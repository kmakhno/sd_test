==> flow/design.v <==
`timescale 1ns / 1ps
module crc7
(
    input clk_i,
    input rst_i,
    input en_i,
    input [39:0] data_i,
    output [6:0] crc_o,
    output crc_valid_o
);
localparam IDLE = 1'b0,
            COMP = 1'b1;
reg state_q;
reg [6:0] crc_q;
reg crc_valid_q;
reg [39:0] shreg_q;
reg [5:0] bit_cnt_q;
always @(posedge clk_i) begin
    if (rst_i) begin
        state_q <= IDLE;
        crc_q <= 0;
        shreg_q <= 0;
        bit_cnt_q <= 0;
        crc_valid_q <= 1'b0;
    end else begin
        case (state_q)
            IDLE: begin
                crc_valid_q <= 1'b0;
                if (en_i) begin
                    crc_q <= 0;
                    shreg_q <= data_i;
                    state_q <= COMP;
                end
            end
            COMP: begin
                bit_cnt_q <= bit_cnt_q + 1'b1;
                shreg_q <= {shreg_q[38:0], 1'b0};
                crc_q[0] <= shreg_q[39] ^ crc_q[6];
                crc_q[1] <= crc_q[0];
                crc_q[2] <= crc_q[1];
                crc_q[3] <= crc_q[2] ^ shreg_q[39] ^ crc_q[6];
                crc_q[4] <= crc_q[3];
                crc_q[5] <= crc_q[4];
                crc_q[6] <= crc_q[5];
                if (bit_cnt_q == 39) begin
                    bit_cnt_q <= 0;
                    crc_valid_q <= 1'b1;
                    state_q <= IDLE;
                end
            end
        endcase
    end
end
assign crc_o = crc_q;
assign crc_valid_o = crc_valid_q;
endmodule
; ---- Reports on crc7
; The steps from the RTL of crc7 to its reports follow in flow order.
; Lines are those of the file above, counted from 1.
; Operators carry their Yosys type and port widths (W data, S select, Z words).
; Library cell names are shortened.
; A cell with -- has no value.
[inputs]
top_module = crc7
clock = clk_i
cell_library = sky130hd
corner = tt_025C_1v80

; ---- Elaborated design
; Counts by Yosys on the flattened word-level netlist (proc, flatten, opt, wreduce; memories kept). Register bits leave out memories and registers merged into their read ports (data or address). Print and check cells are left out. Cells with the same type and inputs are merged into one.
[word_totals]
reg_bits = 55
[classes]
addsub = 1
eq_ne = 3
n_mux = 16
n_logic = 4
[op_table]
columns = operator, count
row1 = $pmux W40 S2, 1
row2 = $mux W40, 1
row3 = $pmux W1 S2, 9
row4 = $add A6 B1 Y6 const B, 1
row5 = $eq A6 B6 Y1 const B, 1
row6 = $mux W6, 1
row7 = $mux W1, 4
row8 = $xor A1 B1 Y1, 3
row9 = $ne A2 B1 Y1 const B, 1
row10 = $ne A2 B2 Y1 const B, 1
row11 = $not A1 Y1, 1

; ---- Logic depth
; Longest topological path by Yosys (ltp), each cell counted once; first at word level (registers and memories cut), then after technology mapping (sequential cells cut; the memories' decode and read muxes count).
[depth]
ltp_word = 3
ABC_AREA = 0
depth_mapped = 5

; ---- After synthesis
; Yosys stat after the flow's synthesis: flattened, memories mapped to cells. It holds for the ABC_AREA given above (unset counts as 0); a run with the other value may have another netlist.
; Totals and module areas in this step are rounded.
[types]
columns = cell_type, count, type_area_um2
row1 = dfxtp_1, 55, 1.1E+03
row2 = mux2_2, 39, 439.171
row3 = mux2i_1, 41, 410.394
row4 = nor2_1, 49, 183.926
row5 = nor3b_1, 6, 45.043
row6 = buf_2, 8, 40.038
row7 = xor2_1, 4, 35.034
row8 = a21oi_1, 6, 30.029
row9 = buf_6, 2, 22.522
row10 = clkbuf_1, 6, 22.522
row11 = nand2_1, 4, 15.014
row12 = nor3_1, 3, 15.014
row13 = a211oi_2, 1, 12.512
row14 = ha_1, 1, 12.512
row15 = nand4_2, 1, 12.512
row16 = o211a_1, 1, 10.01
row17 = or4b_1, 1, 10.01
row18 = nand4b_1, 1, 8.758
; Not listed: further types 12, cells in them 12.
[synth_totals]
cells = 241
yosys_area_mm2 = 0.0025
flip_flops = 55

; ---- Path before layout
; OpenSTA on the mapped netlist: ideal clock, no wires. The path of least setup slack (recovery checks aside). Input and output delay are each 20% of the period. Register names are those of the netlist, which keeps one name where synthesis merged equal registers.
[synth_path]
path_type = register to register
start = register bit_cnt_q[0]
end = register bit_cnt_q[3]
period_ns = 1.25
launch_ns = 0.000
arrival_ns = 1.100
required_time_ns = 1.111
slack_ns = 0.011
path_delay_ns = 1.239
stages = 5
period_less_setup_slack_ns = 1.239
; "path_delay_ns" = arrival - input delay + setup time.
; "stages" counts driving pins, that of a launching flip-flop among them; a cell with two outputs on the path counts twice.
; "period_less_setup_slack_ns" = period - worst setup slack (recovery checks aside). The figure is calculated, with input and output delays left at 20% of the set period.
; Between the ends stands the longest chain of elaborated cells between them, by number of cells; it is not shown to be the way that was timed. Of several equally long chains one is given.
; A line is the first line of the expression or statement that the cell stems from. Yosys adds cells for indexed reads and writes and turns some case tables into memories.
; A register here has more assigning lines than the two given.
[synth_via]
path_cell_list = dfxtp_1 > ha_1 > nand2_1 > nor4_1 > nor3_1
elab_chain_len = 2
cells_between = 3
cone_lines = 2
cone_classes = add/sub: 1; eq/ne: 1; mux: 1
[synth_rtl]
columns = item, line_no
row1 = from (decl), 17  ; reg [5:0] bit_cnt_q;
row2 = from (assign), 23  ; bit_cnt_q <= 0;
row3 = from (assign), 36  ; bit_cnt_q <= bit_cnt_q + 1'b1;
row4 = $add A6 B1 Y6, 36
row5 = $mux W6, 45  ; if (bit_cnt_q == 39) begin
row6 = to (assign), 36
row7 = to (assign), 46  ; bit_cnt_q <= 0;
row8 = to (decl), 17

; ---- Timing after layout
; Path of least setup slack in the final report of flow run A (OpenROAD, finished layout, wires in). Where an end is a register, its clock arrival counts in the times.
[layout_path]
path_type = register to output
start = register crc_q[3]
end = output port crc_o[3]
period_ns = 1.26
out_delay_ns = 0.25
launch_ns = 0.30
arrival_ns = 0.94
required_time_ns = 1.01
slack_ns = 0.07
stages = 2
; A register here has more assigning lines than the two given.
[layout_via]
path_cell_list = dfxtp_1 > dlygate4sd2_1
elab_chain_len = 0
cells_between = 0
cone_lines = 0
[layout_rtl]
columns = item, line_no
row1 = from (decl), 14  ; reg [6:0] crc_q;
row2 = from (assign), 21  ; crc_q <= 0;
row3 = from (assign), 41  ; crc_q[3] <= crc_q[2] ^ shreg_q[39] ^ crc_q[6];
row4 = to (decl), 8  ; output [6:0] crc_o,

; Flow measurements of crc7 on sky130hd: 2 stored runs with different settings, listed in no order. Input and output delays are each 20% of the period that was set; the output load is 0.01 pF.
; By "critical_path_time_ns" is meant the share of the clock period that the worst setup path is allowed (20% is reserved at inputs, 20% at outputs), minus its slack. Clock arrival times at its registers enter into it.
; By "total_power_uw" is meant OpenSTA's value without simulated activity: inputs other than the clock are taken to toggle once in ten clock periods, and the tool carries that through the logic.
; The measured numbers are rounded.

[flow run A: settings]
period_ns = 1.26
CAP_MARGIN = 20
CORE_MARGIN = 2
CORE_UTILIZATION = 40
SLEW_MARGIN = 20
[flow run A: results]
yosys_chip_area_mm2 = 0.0025
dieArea_mm2 = 0.0069
final_stdcell_area_mm2 = 0.00324
setup_ws_ns = 0.066
tns_ns = 0.000
hold_worst_slack_ns = 0.321
total_power_uw = 3550
critical_path_time_ns = 0.94
worst_setup_path_type = register to output

[flow run B: settings]
period_ns = 0.949
CORE_UTILIZATION = 70
PLACE_DENSITY_LB_ADDON = 0.26
HOLD_SLACK_MARGIN = 0.09
CORE_ASPECT_RATIO = 1.81
ABC_AREA = 0
GPL_ROUTABILITY_DRIVEN = 1
CTS_CLUSTER_SIZE = 67
SLEW_MARGIN = 5
MIN_ROUTING_LAYER = met2
MAX_ROUTING_LAYER = met5
CAP_MARGIN = 20
CORE_MARGIN = 2
[flow run B: results]
outcome = no final report: clock tree synthesis broke off with DPL-0038
